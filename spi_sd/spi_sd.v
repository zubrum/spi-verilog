==> flow/design.v <==
module zrb_sync_fifo
    #(parameter ADDR_WIDTH = 2, DATA_WIDTH = 8)
    (
    input   wire                            reset,
    input   wire                            clk,
    input   wire                            wr_en,
    input   wire    [ (DATA_WIDTH-1) :  0 ] data_in,
    input   wire                            rd_en,
    output  wire    [ (DATA_WIDTH-1) :  0 ] data_out,
    output  wire                            fifo_full,
    output  wire                            fifo_empty
    );
localparam DEPTH = 1 << ADDR_WIDTH;
reg     [ (ADDR_WIDTH) :  0 ] wr_ptr = {(ADDR_WIDTH+1){1'b0}};
reg     [ (ADDR_WIDTH) :  0 ] rd_ptr = {(ADDR_WIDTH+1){1'b0}};
wire    [ (ADDR_WIDTH-1) :  0 ] wr_loc = wr_ptr[ (ADDR_WIDTH-1) :  0 ];
wire    [ (ADDR_WIDTH-1) :  0 ] rd_loc = rd_ptr[ (ADDR_WIDTH-1) :  0 ];
reg     [ (DATA_WIDTH-1) :  0 ] mem [ (DEPTH-1) :  0 ];
reg     [  7 :  0 ] r_test = 8'b0;
reg full = 1'b0;
reg empty = 1'b0;
assign data_out = mem[rd_loc];
assign fifo_empty = empty;
assign fifo_full = full;
always@(wr_ptr or rd_ptr)
begin
    full <= 1'b0;
    empty <= 1'b0;
    if(wr_ptr[ (ADDR_WIDTH-1) :  0 ] == rd_ptr[ (ADDR_WIDTH-1) :  0 ])
        if(rd_ptr[ADDR_WIDTH] == wr_ptr[ADDR_WIDTH])
            empty <= 1'b1;
        else
            full <= 1'b1;
end
always@(posedge clk or posedge reset)
if(reset)
begin
    wr_ptr <= {(ADDR_WIDTH+1){1'b0}};
    rd_ptr <= {(ADDR_WIDTH+1){1'b0}};
end
else
begin
    if(wr_en & ~fifo_full)
    begin
        r_test <= data_in;
        mem[wr_loc] <= data_in;
        wr_ptr <= wr_ptr + 1'b1;
    end
    if(rd_en & ~fifo_empty)
        rd_ptr <= rd_ptr + 1'b1;
end
endmodule
module zrb_clk_generator
    #(parameter INPUT_CLK = 50000000, parameter OUTPUT_CLK = 5000000)
    (
    input   wire                clk,
    input   wire                reset,
    input   wire                low_full_speed,
    output  wire                output_clk
    );
wire    [ 28 :  0 ] LOW_CLK = 29'd200000;
wire    [ 28 :  0 ] clk_tic = ~low_full_speed ? 2*LOW_CLK : 2*OUTPUT_CLK;
reg     [ 28 :  0 ] r_tx = 29'b0;
wire    [ 28 :  0 ] inc_tx = r_tx[28] ? (clk_tic) : (clk_tic-INPUT_CLK);
wire    [ 28 :  0 ] tx_tic = r_tx + inc_tx;
always@(posedge clk)
if(reset)
    r_tx <= 29'b0;
else
    r_tx <= tx_tic;
assign output_clk = ~r_tx[28] & ~reset;
endmodule
module zrb_spi_rxtx
    #(parameter NUM_BITS = 8)
    (
    input   wire                clk,
    input   wire                reset,
    input   wire                clk_en,
    input   wire                spi_in,
    input   wire                new_data,
    input   wire    [  NUM_BITS-1 :  0 ] data_in,
    output  wire                spi_out,
    input   wire                read_imp,
    output  wire    [  NUM_BITS-1 :  0 ] data_out,
    output  wire                cs,
    output  wire                sck,
    output  wire                start_clk,
    output  wire                spi_input_full,
    output  wire                spi_output_full,
    output  wire                spi_input_empty,
    output  wire                spi_output_empty,
    output  wire    [  2 :  0 ] spi_state
    );
reg     [  3 :  0 ] r_cnt = 4'b0;
reg                 r_rd = 1'b0;
reg                 r_start_clk = 1'b0;
reg     [  7 :  0 ] r_data = 8'b0;
reg                 r_rx = 1'b0;
reg                 r_tx = 1'b0;
reg                 trxing = 1'b0;
reg                 r_wr = 1'b0;
localparam  [  2 :  0 ] IDLE = 3'b000,
                        SET_CLK_RD = 3'b001,
                        NEGEDGE_CLK = 3'b011,
                        POSEDGE_CLK = 3'b010,
                        SET_CLK_WR = 3'b110,
                        TxChkSum = 3'b100;
reg         [  2 :  0 ] r_state = IDLE;
wire                read = r_rd & clk_en;
wire                write_en = ~r_wr & r_state == SET_CLK_WR;
wire [7:0] w_din;
wire rx_full;
wire rx_empty;
zrb_sync_fifo #(2,8) input_fifo (
    1'b0,
    clk,
    new_data,
    data_in,
    read,
    w_din,
    rx_full,
    rx_empty
    );
wire tx_full;
wire tx_empty;
zrb_sync_fifo #(2,8) output_fifo (
    1'b0,
    clk,
    write_en,
    r_data,
    read_imp,
    data_out,
    tx_full,
    tx_empty
    );
always@(posedge clk)
begin
    r_wr <= 1'b0;
    r_rd <= 1'b0;
    case(r_state)
        IDLE:
            if(clk_en)
                r_state <= SET_CLK_RD;
        SET_CLK_RD:
            if(clk_en)
                r_state <= NEGEDGE_CLK;
        NEGEDGE_CLK:
            if(clk_en)
                r_state <= POSEDGE_CLK;
        POSEDGE_CLK:
            begin
                if(clk_en & r_cnt == 4'd0)
                    r_state <= SET_CLK_WR;
                if(clk_en & r_cnt != 4'd0)
                    r_state <= NEGEDGE_CLK;
            end
        SET_CLK_WR:
            begin
                if(clk_en & ~rx_empty)
                    r_state <= NEGEDGE_CLK;
                if(clk_en & rx_empty)
                    r_state <= IDLE;
            end
    endcase
    case(r_state)
        IDLE:
            begin
                r_cnt <= 4'd8;
                r_rd <= 1'b0;
                r_start_clk <= 1'b0;
                if(~rx_empty)
                begin
                    r_data <= w_din;
                    r_start_clk <= 1'b1;
                end
                if(clk_en)
                    r_tx <= r_data[7];
            end
        SET_CLK_RD:
            begin
                if(clk_en)
                    r_cnt <= 4'd8;
                if(new_data)
                    r_rd <= 1'b1;
            end
        NEGEDGE_CLK:
            begin
                r_rd <= 1'b0;
                if(clk_en)
                begin
                    r_cnt <= r_cnt - 1'b1;
                    r_rx <= spi_in;
                end
            end
        POSEDGE_CLK:
            if(clk_en)
            begin
                r_data <= {r_data[6:0], r_rx};
                r_tx <= r_data[6];
            end
        SET_CLK_WR:
            begin
                r_wr <= 1'b1;
                if(clk_en)
                begin
                    r_cnt <= 4'd8;
                    r_tx <= r_data[7];
                end
                if(~rx_empty)
                    r_rd <= 1'b1;
                if(r_rd)
                    r_data <= w_din;
            end
    endcase
end
assign              sck = r_state == POSEDGE_CLK;
assign              cs = r_state == IDLE;
assign              start_clk = r_start_clk;
assign              spi_out = r_tx;
assign              spi_input_full = rx_full;
assign              spi_output_full = tx_full;
assign              spi_input_empty = rx_empty;
assign              spi_output_empty = tx_empty;
assign              spi_state = r_state;
endmodule
module zrb_sd_core
    #(parameter NUM_BITS = 8)
    (
    input   wire                clk,
    input   wire    [  7 :  0 ] data_in,
    input   wire                wwe,
    input   wire                miso,
    input   wire                wrd,
    output  wire    [  7 :  0 ] data_out,
    output  wire                new_data,
    output  wire                mosi,
    output  wire                ss,
    output  wire                sck
    );
reg         [  7 :  0 ] r_data = 8'd100;
reg         [  7 :  0 ] r_data_out = 8'b0;
reg         [  3 :  0 ] r_cnt_power_on = 4'b0;
reg         [  1 :  0 ] r_wr = 2'b0;
wire                    wr_en = r_wr == 2'b01;
reg         [  1 :  0 ] r_rd = 2'b0;
wire                    rd_en = r_rd == 2'b01;
localparam  [  4 :  0 ] START =      5'b00000,
                        POWER_ON =   5'b00001,
                        SOFT_RESET = 5'b00010,
                        WAIT_RESP =  5'b00100,
                        INIT_SD =    5'b01000,
                        INIT_END =   5'b10000,
                        NORMAL_WORK= 5'b11000;
reg         [  4 :  0 ] r_state = START;
reg         [  7 :  0 ] r_start = 8'd0;
wire w_clk_out;
wire w_srart_clk;
wire w_not_s_clk = ~w_start_clk;
wire w_ss;
wire w_input_full;
wire w_output_full;
wire w_input_empty;
wire w_output_empty;
wire [2:0] spi_state;
wire [7:0] w_data_out;
zrb_spi_rxtx #(8) spi_rxtx
    (
    clk,
    1'b0,
    w_clk_out,
    miso,
    wr_en,
    r_data,
    mosi,
    rd_en,  
    w_data_out,
    w_ss,
    sck,
    w_start_clk,
    w_input_full,
    w_output_full,
    w_input_empty,
    w_output_empty,
    spi_state
    );
zrb_clk_generator #(50000000,5000000) spi_clkgen(clk, ~w_start_clk, 1'b1, w_clk_out);
always@(posedge clk)
begin
    r_rd <= {r_rd[0], 1'b0};
    if(~w_output_empty)
    begin
        r_rd <= {r_rd[0], 1'b1};
    end
    if(rd_en)
    begin
        case(r_state)
            WAIT_RESP, INIT_END: r_data_out <= w_data_out;
            default: begin end
        endcase
    end
    case(r_state)
        START:
            if(r_start == 8'd255)
                r_state <= POWER_ON;
        POWER_ON:
            if((r_cnt_power_on == 4'd10) & (spi_state == 3'b000))
                r_state <= SOFT_RESET;
        SOFT_RESET:
            if((r_cnt_power_on == 4'd6) & (spi_state == 3'b000))
                r_state <= WAIT_RESP;
        WAIT_RESP: 
            if(r_data_out == 8'd1)
                r_state <= INIT_SD;
            else
            if((r_cnt_power_on == 4'd10) & (spi_state == 3'b000))
                r_state <= POWER_ON;
        INIT_SD:
            if((r_cnt_power_on == 4'd6) & (spi_state == 3'b000))
                r_state <= INIT_END;
        INIT_END:
            if(r_data_out == 8'd0)
                r_state <= NORMAL_WORK;
            else
            if((r_cnt_power_on == 4'd10) & (spi_state == 3'b000))
                r_state <= POWER_ON;
        NORMAL_WORK: begin end
    endcase
    case(r_state)
        START:
            begin
                r_start <= r_start + 1'b1;
                r_cnt_power_on <= 4'd0;
                r_wr <= 2'b0;
                r_rd <= 2'b0;
            end
        POWER_ON:
            begin
                r_wr <= {r_wr[0], 1'b0};
                r_data <= 8'd255;
                if((~w_input_full) & (r_wr == 2'b00) & (r_cnt_power_on != 4'd10))
                    r_wr <= {r_wr[0], 1'b1};
                if(r_wr == 2'b10)
                    r_cnt_power_on <= r_cnt_power_on + 1'b1;
                if((r_cnt_power_on == 4'd10) & (spi_state == 3'b000))
                    r_cnt_power_on <= 4'd0;
            end
        SOFT_RESET, INIT_SD:
            begin
                r_wr <= {r_wr[0], 1'b0};
                if(~w_input_full & (r_wr == 2'b00) & (r_cnt_power_on != 4'd6))
                    r_wr <= {r_wr[0], 1'b1};
                if(r_wr == 2'b10)
                    r_cnt_power_on <= r_cnt_power_on + 1'b1;
                if((r_cnt_power_on == 4'd6) & (spi_state == 3'b000))
                    r_cnt_power_on <= 4'd0;
                case(r_cnt_power_on)
                    4'd0: r_data <= r_state == SOFT_RESET ? 8'h40 : 8'h41;
                    4'd1: r_data <= 8'h00;
                    4'd2: r_data <= 8'h00;
                    4'd3: r_data <= 8'h00;
                    4'd4: r_data <= 8'h00;
                    4'd5: r_data <= 8'h95;
                endcase
            end
        WAIT_RESP, INIT_END:
            begin
                r_data <= 8'd255;
                r_wr <= {r_wr[0], 1'b0};
                if(r_state == WAIT_RESP)
                    if((r_data_out != 8'd1) & (spi_state == 3'b000))
                        r_wr <= {r_wr[0], 1'b1};
                if(r_state == INIT_END)
                    if((r_data_out != 8'd0) & (spi_state == 3'b000))
                        r_wr <= {r_wr[0], 1'b1};
                if(r_wr == 2'b10)
                    r_cnt_power_on <= r_cnt_power_on + 1'b1;
                if((r_cnt_power_on == 4'd10) & (spi_state == 3'b000))
                    r_cnt_power_on <= 4'd0;                    
            end
        NORMAL_WORK: begin end
    endcase
end
assign ss = r_state == (START | POWER_ON) ? 1'b1 : 1'b0;
assign data_out = r_data_out;
endmodule
module spi_sd
(
    input   wire    clk,
	input	wire	spi_in,
    output  wire    spi_out,
    output  wire    cs,
    output  wire    sck,
	output	wire	led
);
zrb_sd_core #(8) spi_core (
    clk, 
    8'b0, 
    1'b0, 
    spi_in, 
    1'b0, 
    , 
    led, 
    spi_out, 
    cs, 
    sck
    );
endmodule
; ---- From RTL to reports: spi_sd
; Tool output for the design above, in the order of the flow.
; Line numbers count from 1 in the design file above.
; Cell names lack the library's common part.
; Not given: --
[design]
design = spi_sd
clk_port = clk
library = sky130hd
pvt_corner = tt_025C_1v80

; ---- Word-level counts
; Source: Yosys, flattened and elaborated. Widths are those after wreduce. Registers that Yosys merges into a memory's read port (data or address) are not register bits. Print and check cells do not count. Equal cells are merged and count once.
[bits]
reg_bits = 162
inputBits = 2
out_inout_bits = 4
word_cells = 212
[classes]
n_addsub = 8
equal = 55
n_mux = 57
n_logic = 24
reduce_and_logical = 40
[op_table]
columns = operator, count
row1 = parallel mux 8 bit (select 4 bit), 2
row2 = parallel mux 8 bit (select 3 bit), 2
row3 = two-way mux 5 bit, 7
row4 = parallel mux 5 bit (select 6 bit), 1
row5 = adder 29 bit, 1
row6 = two-way mux 29 bit, 1
row7 = parallel mux 4 bit (select 3 bit), 2
row8 = two-way mux 8 bit, 3
row9 = AND reduction 2 bit, 11
row10 = two-way mux 1 bit, 22
row11 = two-way mux 3 bit, 7
row12 = two-way mux 4 bit, 5
row13 = AND 1 bit, 18
row14 = == test 2 bit (second input constant), 9
row15 = parallel mux 8 bit (select 2 bit), 1
row16 = parallel mux 3 bit (select 5 bit), 1
row17 = == test 2 x 1 -> 1 bit (second input constant), 6
row18 = inequality test 2 x 1 -> 1 bit (second input constant), 6
row19 = inequality test 2 bit (second input constant), 6
row20 = adder 3 x 1 -> 3 bit (second input constant), 4
row21 = == test 4 x 3 -> 1 bit (second input constant), 3
row22 = nonzero test 4 bit, 3
row23 = zero test 2 bit, 5
row24 = OR reduction 2 bit, 4
row25 = == test 4 x 2 -> 1 bit (second input constant), 2
row26 = inequality test 4 bit (second input constant), 2
row27 = zero test 4 bit, 2
row28 = adder 8 x 1 -> 8 bit (second input constant), 1
; Other operator kinds: 36; their cells: 47.

; ---- Logic depth
; Longest topological path by Yosys (ltp), each cell counted once; first at word level (registers and memories cut), then after technology mapping (sequential cells cut; the memories' decode and read muxes count).
[logic_depth]
ltp_word = 8
abc_area = 1
ltp_mapped = 12
ltp_nobuf = 12

; ---- After synthesis
; The flow's flattened synthesis, as Yosys stat reports it; memories are mapped. The netlist is that of the ABC_AREA named above (0 if unset); the other value can give another one.
; Totals and module areas in this step are rounded.
[mapped]
stdcells = 690
synth_area_um2 = 6894
sequential_area_um2 = 4094
ff_cells = 145
n_buf = 9
[by_type]
columns = cell_type, count, area_total_um2
row1 = edfxtp_1, 119, 3.57E+03
row2 = nand2_1, 142, 533.011
row3 = dfxtp_1, 26, 520.499
row4 = ha_1, 31, 387.872
row5 = inv_1, 95, 356.592
row6 = nor2_1, 70, 262.752
row7 = a21oi_1, 46, 230.221
row8 = nand3_1, 32, 160.154
row9 = o21ai_0, 25, 125.12
row10 = xor2_1, 13, 113.859
row11 = a22o_1, 8, 70.067
row12 = nor2_4, 6, 67.565
row13 = nand4_1, 8, 50.048
row14 = nor2_2, 7, 43.792
row15 = nand2_2, 6, 37.536
row16 = o211ai_1, 5, 37.536
row17 = nor3_1, 7, 35.034
row18 = xnor2_1, 4, 35.034
; Not listed: further types 21, cells in them 40.

; ---- Path before layout
; Path of least setup slack by OpenSTA after synthesis, without wires, with an ideal clock, recovery checks aside; 20% of the period is set as input and as output delay. Where synthesis merged equal registers, the netlist keeps one of their names.
[synth_path]
path_kind = reg-to-reg
start = register spi_core.r_state[0]
end = register spi_core.r_state[0]
clock_period_ns = 2.46
setup_time_ns = 0.351
launch_ns = 0.000
arrival_ns = 1.676
required_ns = 2.109
setup_slack_ns = 0.433
path_delay_ns = 2.027
driving_pins = 6
path_buffers = 0
period_less_setup_slack_ns = 2.027
; "path_delay_ns" is the arrival time less input delay plus setup time.
; "driving_pins" counts driving pins, that of a launching flip-flop among them; a cell with two outputs on the path counts twice.
; "period_less_setup_slack_ns" = period - worst setup slack (recovery checks aside). The figure is calculated, with input and output delays left at 20% of the set period.
; The rows between start and end are the longest chain of elaborated cells between them; the timing report does not say that the signal goes this way. Where chains are equally long, one stands for them.
; A line is the first line of the expression or statement that the cell stems from. Yosys adds cells for indexed reads and writes and turns some case tables into memories.
; At most two assigning lines are given for a register; there are more.
; The path ends at the enable pin of a flip-flop; only ways to that pin are counted.
[synth_via]
path_cell_list = edfxtp_1 nor2_2 nand2_1 nor2_1 inv_1 a21oi_1
elab_chain_len = 3
cone_cells = 12
cone_classes = 9 x eq/ne; 3 x reduce/logical
[synth_rtl]
columns = item, line_no
row1 = from (decl), 254  ; reg         [  4 :  0 ] r_state = START;
row2 = from (assign), 304  ; r_state <= POWER_ON;
row3 = from (assign), 307  ; r_state <= SOFT_RESET;
row4 = == test 5 x 2 -> 1 bit, 301  ; case(r_state)
row5 = inequality test 2 x 1 -> 1 bit, --
row6 = AND reduction 5 bit, --
row7 = to (assign), 304
row8 = to (assign), 307
row9 = to (decl), 254

; ---- Path in the finished layout
; From the final timing report of entry A: the path of least setup slack in the routed layout; clock arrival at registers is part of the times.
[layout_path]
path_kind = reg-to-reg
start = register spi_core.r_state[3]
end = register spi_core.r_state[3]
clock_period_ns = 1.37
setup_time_ns = 0.31
launch_ns = 0.41
arrival_ns = 1.81
required_ns = 1.47
setup_slack_ns = -0.34
driving_pins = 8
path_buffers = 2
; The rows between start and end are the longest chain of elaborated cells between them; the timing report does not say that the signal goes this way. Where chains are equally long, one stands for them.
; At most two assigning lines are given for a register; there are more.
; The path ends at the enable pin of a flip-flop; only ways to that pin are counted.
[layout_via]
path_cell_list = edfxtp_1 buf_4 nand4_1 nand2_2 buf_4 o21ai_2 o211ai_1 a21oi_4
elab_chain_len = 3
cone_cells = 12
cone_classes = 9 x eq/ne; 3 x reduce/logical
[layout_rtl]
columns = item, line_no
row1 = from (decl), 254  ; reg         [  4 :  0 ] r_state = START;
row2 = from (assign), 304  ; r_state <= POWER_ON;
row3 = from (assign), 307  ; r_state <= SOFT_RESET;
row4 = == test 5 x 2 -> 1 bit, 301  ; case(r_state)
row5 = inequality test 2 x 1 -> 1 bit, --
row6 = AND reduction 5 bit, --
row7 = to (assign), 304
row8 = to (assign), 307
row9 = to (decl), 254

; Below are 2 stored runs of the flow (Yosys, OpenROAD; platform sky130hd) on spi_sd, each with its settings and what was measured, unordered. Constraints: input delay and output delay 20% of the set period each, output load 0.01 pF.
; "clock_period_reached_ns" means the clock period less the worst setup slack. The figure is calculated, with input and output delays left at 20% of the set period.
; "critical_path_time_ns": the worst setup path's part of the clock period (all of it between registers, 20% less for each end at a port) less its slack. A launch clock that arrives late makes it longer, a capture clock that arrives late makes it shorter.
; "power_mw" rests on the timing tool's default activity at the inputs, not on a simulated workload.
; Results are given in rounded form.

[entry A: settings]
period_ns = 1.37
CORE_UTILIZATION = 37
SETUP_SLACK_MARGIN = -0.06
CELL_PAD_IN_SITES_GLOBAL_PLACEMENT = 1
ABC_AREA = 1
GPL_TIMING_DRIVEN = 1
GPL_ROUTABILITY_DRIVEN = 0
CAP_MARGIN = 20
SLEW_MARGIN = 15
MAX_ROUTING_LAYER = met4
CORE_MARGIN = 2
[entry A: results]
ys_area_um2 = 6894
final_die_area_um2 = 19740
finalCellArea_um2 = 10380
layout_utilization_pct = 57.2
setup_worst_slack_ns = -0.336
tns_setup_ns = -30.88
holdWs_ns = 0.474
power_mw = 9.193
clock_period_reached_ns = 1.706
critical_path_time_ns = 1.71
worstPathKind = reg-to-reg

[entry B: settings]
period_ns = 2.39
CORE_UTILIZATION = 26
HOLD_SLACK_MARGIN = -0.04
CELL_PAD_IN_SITES_DETAIL_PLACEMENT = 0
CTS_CLUSTER_DIAMETER = 123
CAP_MARGIN = 10
SLEW_MARGIN = 30
MIN_ROUTING_LAYER = met2
CORE_MARGIN = 2
[entry B: results]
ys_area_um2 = 6658
final_die_area_um2 = 26900
finalCellArea_um2 = 7780
layout_utilization_pct = 30.9
setup_worst_slack_ns = 0.137
tns_setup_ns = 0.000
holdWs_ns = 0.489
power_mw = 5.303
clock_period_reached_ns = 2.253
critical_path_time_ns = 1.77
worstPathKind = reg-to-output
